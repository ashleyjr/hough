==> flow/design.v <==
module OutHandle(                                                   
	input wire			nReset,   
	input wire			Clk,                                                         
	input wire	[7:0]	Pixel,
	input wire			Frame,
	input wire			Line,
	output reg			FrameOut,
	output reg	[7:0]	data,
	output reg	[7:0]	i,
	output reg	[7:0] 	j
);
	reg [7:0] col;
	reg [7:0] row;
	always @ (posedge Clk or negedge nReset) begin
		if(!nReset) begin
			i <= 0;
			j <= 0;
			data <= 0;
		end else begin
			FrameOut <= Frame;
			data <= Pixel;
			if(Frame) begin
				i <= 0;
				j <= 0;
			end else begin	
				if(Line) begin
					i <= 0;
					j <= j + 1;
				end else begin
					i <= i + 1;
				end
			end
		end
	end
endmodule
# --- From RTL to reports: OutHandle ---
# The steps from the RTL of OutHandle to its reports follow in flow order.
# Lines are those of the file above, counted from 1.
# Operators carry their Yosys type and port widths (W data, S select, Z words).
# Cell names lack the library's common part.
design:
  design: "OutHandle"
  clock: "Clk"
  lib: "sky130hd"
  corner: "tt_025C_1v80"

# --- After elaboration ---
# Source: Yosys, flattened and elaborated, memories not mapped. Widths are those after wreduce. Registers that Yosys merges into a memory's read port (data or address) are not register bits. Print and check cells do not count. Equal cells are merged and count once.
bits:
  output_inout_bits: 25
  input_bits: 12
  register_bits: 25
  elab_cells: 11
op_classes:
  n_mux: 4
  n_addsub: 2
  reduce_and_logical: 1
ops:
  columns: ["operator", "count"]
  rows:
  - ["$mux W8", 4]
  - ["$add A8 B1 Y8 const B", 2]
  - ["$reduce_bool A2 Y1", 1]

# --- Depth ---
# Yosys ltp: most cells in a row. Word level: on the elaborated netlist, between registers, memories and ports. Mapped: between sequential cells and ports; inverters and the memories' decode and read muxes count.
depth:
  depth_word: 3
  abc_area: 1
  ltp_mapped: 7

# --- After synthesis ---
# Source: synth_stat.txt of the flow (Yosys; design flattened, memories mapped). It holds for the ABC_AREA given above (unset counts as 0); a run with the other value may have another netlist.
mapped:
  ff_cells: 25
  yosys_area_um2: 997.2
  mapped_cells: 103
types:
  columns: ["cell", "count"]
  rows:
  - ["dfrtp_1", 24]
  - ["nand2_1", 19]
  - ["inv_1", 13]
  - ["nor2_1", 13]
  - ["a21oi_1", 9]
  - ["o21ai_0", 7]
  - ["edfxtp_1", 1]
  - ["nand3_1", 6]
  - ["ha_1", 2]
  - ["nor2_4", 2]
  - ["nand4_1", 2]
  - ["nor3_1", 2]
  - ["a211oi_1", 1]
  - ["nor2_2", 1]
  - ["inv_2", 1]

# --- Timing after synthesis ---
# Source: OpenSTA report_checks on the synthesized netlist (no wires, ideal clock, input and output delay 20% of the period each), path of least setup slack; recovery checks are left aside. Register names are those of the netlist, which keeps one name where synthesis merged equal registers.
synth_timing:
  path_type: "register -> register"
  from: "reg j[1]"
  to: "reg j[6]"
  slack_ns: 0.359
  tclk_ns: 1.44
  required_ns: 1.369
  n_path_buf: 0
  t_arrival_ns: 1.010
  setup_time_ns: 0.071
  delay_ns: 1.081
  stages: 8
  period_less_setup_slack_ns: 1.081
# "delay_ns" is the arrival time less input delay plus setup time.
# "stages": output pins that drive a net of the path, with the launching flip-flop's if there is one; two outputs of one cell count as two.
# "period_less_setup_slack_ns" is the clock period less the worst setup slack; recovery checks do not enter. This is arithmetic on one report: input and output delays are still those of the set period (20% each).
# Between the ends stands the longest chain of elaborated cells between them, by number of cells; it is not shown to be the way that was timed. Of several equally long chains one is given.
# A line is the first line of the expression or statement that the cell stems from. Yosys adds cells for indexed reads and writes and turns some case tables into memories.
# A register here has more assigning lines than the two given.
synth_via:
  path_cell_list: "dfrtp_1 ha_1 nand2_1 inv_1 nand4_1 nand2_1 inv_1 nor2_1"
  elab_chain_len: 3
  cells_between: 3
  cone_classes: "add/sub (1); mux (2)"
synth_rtl:
  columns: ["item", "line_no", "source"]
  rows:
  - ["start, declared", 10, "output reg [7:0] j"]
  - ["start, assigned", 17, "j <= 0;"]
  - ["start, assigned", 28, "j <= j + 1;"]
  - ["$add A8 B1 Y8", 28, null]
  - ["$mux W8", 26, "if(Line) begin"]
  - ["$mux W8", 22, "if(Frame) begin"]
  - ["end, assigned", 24, "j <= 0;"]
  - ["end, assigned", 28, null]
  - ["end, declared", 10, null]

# --- Timing after layout ---
# From the final timing report of run B: the path of least setup slack in the routed layout; clock arrival at registers is part of the times.
layout_timing:
  path_type: "register -> output"
  from: "reg i[0]"
  to: "out i[0]"
  required_ns: 1.40
  n_path_buf: 1
  stages: 2
  slack_ns: 0.37
  tclk_ns: 1.75
  t_arrival_ns: 1.03
  output_delay_ns: 0.35
# A register here has more assigning lines than the two given.
layout_via:
  path_cell_list: "dfrtp_1 dlygate4sd2_1"
  elab_chain_len: 0
  cells_between: 0
layout_rtl:
  columns: ["item", "line_no", "source"]
  rows:
  - ["start, declared", 9, "output reg [7:0] i,"]
  - ["start, assigned", 16, "i <= 0;"]
  - ["start, assigned", 30, "i <= i + 1;"]
  - ["end, declared", 9, null]

Flow measurements of OutHandle on sky130hd: 2 stored runs with different settings, listed in no order. Input and output delays are each 20% of the period that was set; the output load is 0.01 pF.
"timing.achieved_period_ns" means the clock period less the worst setup slack. The figure is calculated, with input and output delays left at 20% of the set period.
"timing.worst_path_ns" is the time allowed to the run's worst setup path (the clock period less input and output delay, where it has them) less its slack. Clock arrival times count: a late capture clock shortens it, a late launch clock lengthens it.
"power_uw" is the tool's figure for a default switching activity; nothing was simulated.

--- run A ---
==> flow/run.sh <==
#!/bin/bash
# the make line also repeats the synthesis and layout settings of config.mk as NAME=value (left out here)
make -C /OpenROAD-flow-scripts/flow DESIGN_CONFIG=/design/flow/config.mk WORK_HOME=/design/flow/orfs CLKGATE_MAP_FILE= finish
==> flow/config.mk <==
export PLATFORM = sky130hd
export DESIGN_NAME = OutHandle
export DESIGN_NICKNAME = OutHandle
export VERILOG_FILES = /design/flow/design.v
export SDC_FILE = /design/flow/constraint.sdc
export NUM_CORES = 4
export LEC_CHECK = 0
export ABC_AREA = 0
export CAP_MARGIN = 20
export CELL_PAD_IN_SITES_DETAIL_PLACEMENT = 1
export CELL_PAD_IN_SITES_GLOBAL_PLACEMENT = 2
export CORE_MARGIN = 6
export CORE_UTILIZATION = 67
export CTS_CLUSTER_DIAMETER = 297
export GPL_ROUTABILITY_DRIVEN = 0
export GPL_TIMING_DRIVEN = 0
export MAX_ROUTING_LAYER = met4
export PLACE_DENSITY_LB_ADDON = 0.09
export SLEW_MARGIN = 20
==> flow/constraint.sdc <==
create_clock -name core_clock -period 2.85 [get_ports {Clk}]
set_input_delay 0.5700 -clock core_clock [delete_from_list [all_inputs] [get_ports {Clk}]]
set_output_delay 0.5700 -clock core_clock [all_outputs]
set_load 0.01 [all_outputs]

==> results, as YAML <==
outcome: "stopped before the end: placement reported FLW-0024"

--- run B ---
==> flow/run.sh <==
#!/bin/bash
# the make line also repeats the synthesis and layout settings of config.mk as NAME=value (left out here)
make -C /OpenROAD-flow-scripts/flow DESIGN_CONFIG=/design/flow/config.mk WORK_HOME=/design/flow/orfs CLKGATE_MAP_FILE= finish
==> flow/config.mk <==
export PLATFORM = sky130hd
export DESIGN_NAME = OutHandle
export DESIGN_NICKNAME = OutHandle
export VERILOG_FILES = /design/flow/design.v
export SDC_FILE = /design/flow/constraint.sdc
export NUM_CORES = 4
export LEC_CHECK = 0
export ABC_AREA = 1
export CAP_MARGIN = 20
export CORE_ASPECT_RATIO = 1.12
export CORE_MARGIN = 6
export CORE_UTILIZATION = 42
export CTS_CLUSTER_SIZE = 68
export GPL_ROUTABILITY_DRIVEN = 1
export PLACE_DENSITY_LB_ADDON = 0.05
export SETUP_SLACK_MARGIN = 0.3
export SLEW_MARGIN = 40
==> flow/constraint.sdc <==
create_clock -name core_clock -period 1.75 [get_ports {Clk}]
set_input_delay 0.3500 -clock core_clock [delete_from_list [all_inputs] [get_ports {Clk}]]
set_output_delay 0.3500 -clock core_clock [all_outputs]
set_load 0.01 [all_outputs]

==> results, as YAML <==
results:
  yosys_chip_area_um2: 997.2
  design.die.area_um2: 3689.3
  finish.stdcell_area_um2: 1492.7
  fin_util_frac: 0.669
  setup_ws_ns: 0.375
  tns_setup_ns: 0.000
  power_uw: 962
  timing.achieved_period_ns: 1.375
  timing.worst_path_ns: 1.03
  worst_path_kind: "register -> output"
